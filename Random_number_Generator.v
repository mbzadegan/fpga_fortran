==> flow/design.v <==
module xorshift64plus #(
    parameter SEED1 = 64'h123456789ABCDEF0,
    parameter SEED2 = 64'hCAFEBABEDEADBEEF
)(
    input  wire        clk,
    input  wire        rst_n,       
    input  wire        next,        
    output reg  [63:0] rand_out,
    output reg         valid
);
    reg [63:0] s0, s1, x;
    always @(posedge clk or negedge rst_n) begin
        if (!rst_n) begin
            s0 <= SEED1;
            s1 <= SEED2;
            rand_out <= 0;
            valid <= 0;
        end else if (next) begin
            x    <= s0;
            s0   <= s1;
            x    <= x ^ (x << 23);         
            s1   <= x ^ s1 ^ (x >> 17) ^ (s1 >> 26);  
            rand_out <= s1 + s0;           
            valid <= 1;
        end else begin
            valid <= 0;
        end
    end
endmodule
-- From RTL to reports: xorshift64plus
What the tools print for xorshift64plus, step after step.
Lines are those of the file above, counted from 1.
Not given: -
- top: xorshift64plus
- clock port: clk
- cell library: sky130hd
- library corner: tt_025C_1v80

-- Word level
Counts by Yosys on the flattened word-level netlist (proc, flatten, opt, wreduce; memories kept). Register bits leave out memories and registers merged into their read ports (data or address); mux counts leave out enables and synchronous resets folded into registers. Print and check cells are left out. Cells with the same type and inputs are merged into one.
- bitwise operators: 4
- noted muxes and demuxes: 1
- noted reduce/logical cells: 1
- $add $sub $neg at 1
- operator list (kind ; count):
    64-bit XOR ; 2
    64-bit by 38-bit XOR with 64-bit output ; 1
    64-bit by 47-bit XOR with 64-bit output ; 1
    64-bit adder ; 1
    2-bit AND reduction ; 1
    1-bit two-way mux ; 1
- bits in registers at 257
- noted word-level cells: 12

-- Logic depth
Depth = most cells in a row (Yosys ltp): at word level without a register or memory, in the mapped netlist without a sequential cell, where the memories' decode and read muxes count.
- noted word-level depth: 3
- ABC_AREA at 1
- noted gate-level depth with buffers: 13
- depth with buffers taken out at 13

-- Synthesis result
Yosys stat after the flow's synthesis: flattened, memories mapped to cells. It holds for the ABC_AREA given above (unset counts as 0); a run with the other value may have another netlist.
- mapped cells: 432
- synthesis area at 3687.3 sq um
- sequential part of the area at 1694.1 sq um
- flip-flops: 67
- cells by type (type ; count):
    sky130_fd_sc_hd__dfrtp_1 ; 53
    sky130_fd_sc_hd__nand2_1 ; 147
    sky130_fd_sc_hd__dfstp_2 ; 14
    sky130_fd_sc_hd__ha_1 ; 22
    sky130_fd_sc_hd__buf_4 ; 22
    sky130_fd_sc_hd__o21ai_0 ; 28
    sky130_fd_sc_hd__nand3_1 ; 25
    sky130_fd_sc_hd__fa_1 ; 6
    sky130_fd_sc_hd__inv_1 ; 26
    sky130_fd_sc_hd__nor2_1 ; 19
    sky130_fd_sc_hd__a21oi_1 ; 12
    sky130_fd_sc_hd__xor2_1 ; 6
    sky130_fd_sc_hd__inv_2 ; 10
    sky130_fd_sc_hd__nand2_4 ; 3
    sky130_fd_sc_hd__buf_2 ; 6
    sky130_fd_sc_hd__buf_6 ; 2
    sky130_fd_sc_hd__o211ai_1 ; 3
    sky130_fd_sc_hd__nand3_2 ; 2
Other cell types: 16; their cells: 26.

-- Timing after synthesis
Path of least setup slack by OpenSTA after synthesis, without wires, with an ideal clock, recovery checks aside; 20% of the period is set as input and as output delay. Where synthesis merged equal registers, the netlist keeps one of their names.
- kind: flip-flop to flip-flop
- start point: reg s1[11]
- end point: reg rand_out[12]
- path delay: 1.818 ns
- setup slack at 0.822 ns
- data arrival time: 1.701 ns
- noted stages: 11
- buffers on the path: 0
- data required time at 2.523 ns
- noted setup time: 0.117 ns
- period: 2.64 ns
- period reached after synthesis: 1.818 ns
"path delay" = arrival - input delay + setup time.
"stages": output pins that drive a net of the path, with the launching flip-flop's if there is one; two outputs of one cell count as two.
"period reached after synthesis" is the clock period less the worst setup slack; recovery checks do not enter. This is arithmetic on one report: input and output delays are still those of the set period (20% each).
The rows between start and end are the longest chain of elaborated cells between them; the timing report does not say that the signal goes this way. Where chains are equally long, one stands for them.
A line is the first line of the expression or statement that the cell stems from. Yosys adds cells for indexed reads and writes and turns some case tables into memories.
- cell sequence: sky130_fd_sc_hd__dfstp_2 sky130_fd_sc_hd__inv_1 sky130_fd_sc_hd__ha_1 sky130_fd_sc_hd__inv_2 sky130_fd_sc_hd__nand2_4 sky130_fd_sc_hd__nor2_4 sky130_fd_sc_hd__nand3_1 sky130_fd_sc_hd__nand3_2 sky130_fd_sc_hd__nand2_1 sky130_fd_sc_hd__nand3_1 sky130_fd_sc_hd__nand2_1
- length of the longest elaborated chain at 1
- ends and longest elaborated chain, post-synthesis (element ; line ; text):
    from (decl) ; 11 ; reg [63:0] s0, s1, x;
    from (assign) ; 15 ; s1 <= SEED2;
    from (assign) ; 22 ; s1   <= x ^ s1 ^ (x >> 17) ^ (s1 >> 26);
    64-bit adder ; 23 ; rand_out <= s1 + s0;
    to (assign) ; 16 ; rand_out <= 0;
    to (assign) ; 23 ;
    to (decl) ; 8 ; output reg  [63:0] rand_out,

-- Worst path after layout
Path of least setup slack in the final report of stored run 1 (OpenROAD, finished layout, wires in). Where an end is a register, its clock arrival counts in the times.
- kind: flip-flop to flip-flop
- start point: reg (name not given)
- end point: reg rand_out[10]
- noted stages: 12
- setup slack at 1.87 ns
- buffers on the path: 0
- noted setup time: 0.11 ns
- period: 4.32 ns
- data arrival time: 2.67 ns
- data required time at 4.54 ns
- cell sequence: sky130_fd_sc_hd__dfstp_2 sky130_fd_sc_hd__inv_1 sky130_fd_sc_hd__ha_1 sky130_fd_sc_hd__nand2_1 sky130_fd_sc_hd__nand2_1 sky130_fd_sc_hd__nand2_1 sky130_fd_sc_hd__nand2_1 sky130_fd_sc_hd__nand2_1 sky130_fd_sc_hd__nand3_2 sky130_fd_sc_hd__nand2_1 sky130_fd_sc_hd__nand3_1 sky130_fd_sc_hd__nand2_1
- ends and longest elaborated chain, after layout (element ; line ; text):
    to (assign) ; 16 ; rand_out <= 0;
    to (assign) ; 23 ; rand_out <= s1 + s0;
    to (decl) ; 8 ; output reg  [63:0] rand_out,
No chain of elaborated cells between the ends is given.

# Flow runs of xorshift64plus

Top module xorshift64plus; platform sky130hd; tools Yosys and OpenROAD; 2 stored runs in no particular order. Input and output delays are each 20% of the period that was set; the output load is 0.01 pF.
"period reached" means the clock period less the worst setup slack. The figure is calculated, with input and output delays left at 20% of the set period.
"critical path time" = time allowed to the worst setup path (clock period - input delay - output delay, where it has them) - its slack; a late launch clock adds to it, a late capture clock takes from it.
"total design power" is the tool's figure for a default switching activity; nothing was simulated.

Stored run 1

==> flow/run.sh <==
#!/bin/bash
# the make line also repeats the synthesis and layout settings of config.mk as NAME=value (left out here)
make -C /OpenROAD-flow-scripts/flow DESIGN_CONFIG=/design/flow/config.mk WORK_HOME=/design/flow/orfs CLKGATE_MAP_FILE= finish
==> flow/config.mk <==
export PLATFORM = sky130hd
export DESIGN_NAME = xorshift64plus
export DESIGN_NICKNAME = xorshift64plus
export VERILOG_FILES = /design/flow/design.v
export SDC_FILE = /design/flow/constraint.sdc
export NUM_CORES = 4
export LEC_CHECK = 0
export ABC_AREA = 1
export CAP_MARGIN = 40
export CELL_PAD_IN_SITES_DETAIL_PLACEMENT = 1
export CORE_MARGIN = 3
export CORE_UTILIZATION = 15
export CTS_CLUSTER_DIAMETER = 49
export GPL_ROUTABILITY_DRIVEN = 1
export PLACE_DENSITY = 0.95
export SLEW_MARGIN = 20
==> flow/constraint.sdc <==
create_clock -name core_clock -period 4.32 [get_ports {clk}]
set_input_delay 0.8640 -clock core_clock [delete_from_list [all_inputs] [get_ports {clk}]]
set_output_delay 0.8640 -clock core_clock [all_outputs]
set_load 0.01 [all_outputs]

Measured in stored run 1:
- chip area in the Yosys report: 3,687.3 sq um
- noted the period reached: 2.447 ns
- worst setup slack after layout: 1.873 ns
- total design power at 2.180 mW
- total negative slack on setup checks: 0.000 ns
- noted the critical path time: 2.45 ns
- worst setup path kind: flip-flop to flip-flop
- noted the utilization after layout: 20.3%
- noted the die outline area: 26,499.0 sq um

Stored run 2

==> flow/run.sh <==
#!/bin/bash
# the make line also repeats the synthesis and layout settings of config.mk as NAME=value (left out here)
make -C /OpenROAD-flow-scripts/flow DESIGN_CONFIG=/design/flow/config.mk WORK_HOME=/design/flow/orfs CLKGATE_MAP_FILE= finish
==> flow/config.mk <==
export PLATFORM = sky130hd
export DESIGN_NAME = xorshift64plus
export DESIGN_NICKNAME = xorshift64plus
export VERILOG_FILES = /design/flow/design.v
export SDC_FILE = /design/flow/constraint.sdc
export NUM_CORES = 4
export LEC_CHECK = 0
export ABC_AREA = 1
export CAP_MARGIN = 0
export CELL_PAD_IN_SITES_DETAIL_PLACEMENT = 0
export CORE_ASPECT_RATIO = 1.94
export CORE_MARGIN = 4
export CORE_UTILIZATION = 48
export CTS_CLUSTER_DIAMETER = 390
export MIN_ROUTING_LAYER = met2
export PLACE_DENSITY_LB_ADDON = 0.05
export SLEW_MARGIN = 20
==> flow/constraint.sdc <==
create_clock -name core_clock -period 4.18 [get_ports {clk}]
set_input_delay 0.8360 -clock core_clock [delete_from_list [all_inputs] [get_ports {clk}]]
set_output_delay 0.8360 -clock core_clock [all_outputs]
set_load 0.01 [all_outputs]

Measured in stored run 2:
- total design power at 2.317 mW
- chip area in the Yosys report: 3,687.3 sq um
- noted the critical path time: 1.60 ns
- worst setup path kind: input port to flip-flop
- noted the utilization after layout: 60.8%
- noted the period reached: 2.438 ns
- noted the die outline area: 9,225.6 sq um
- worst setup slack after layout: 1.742 ns
- total negative slack on setup checks: 0.000 ns
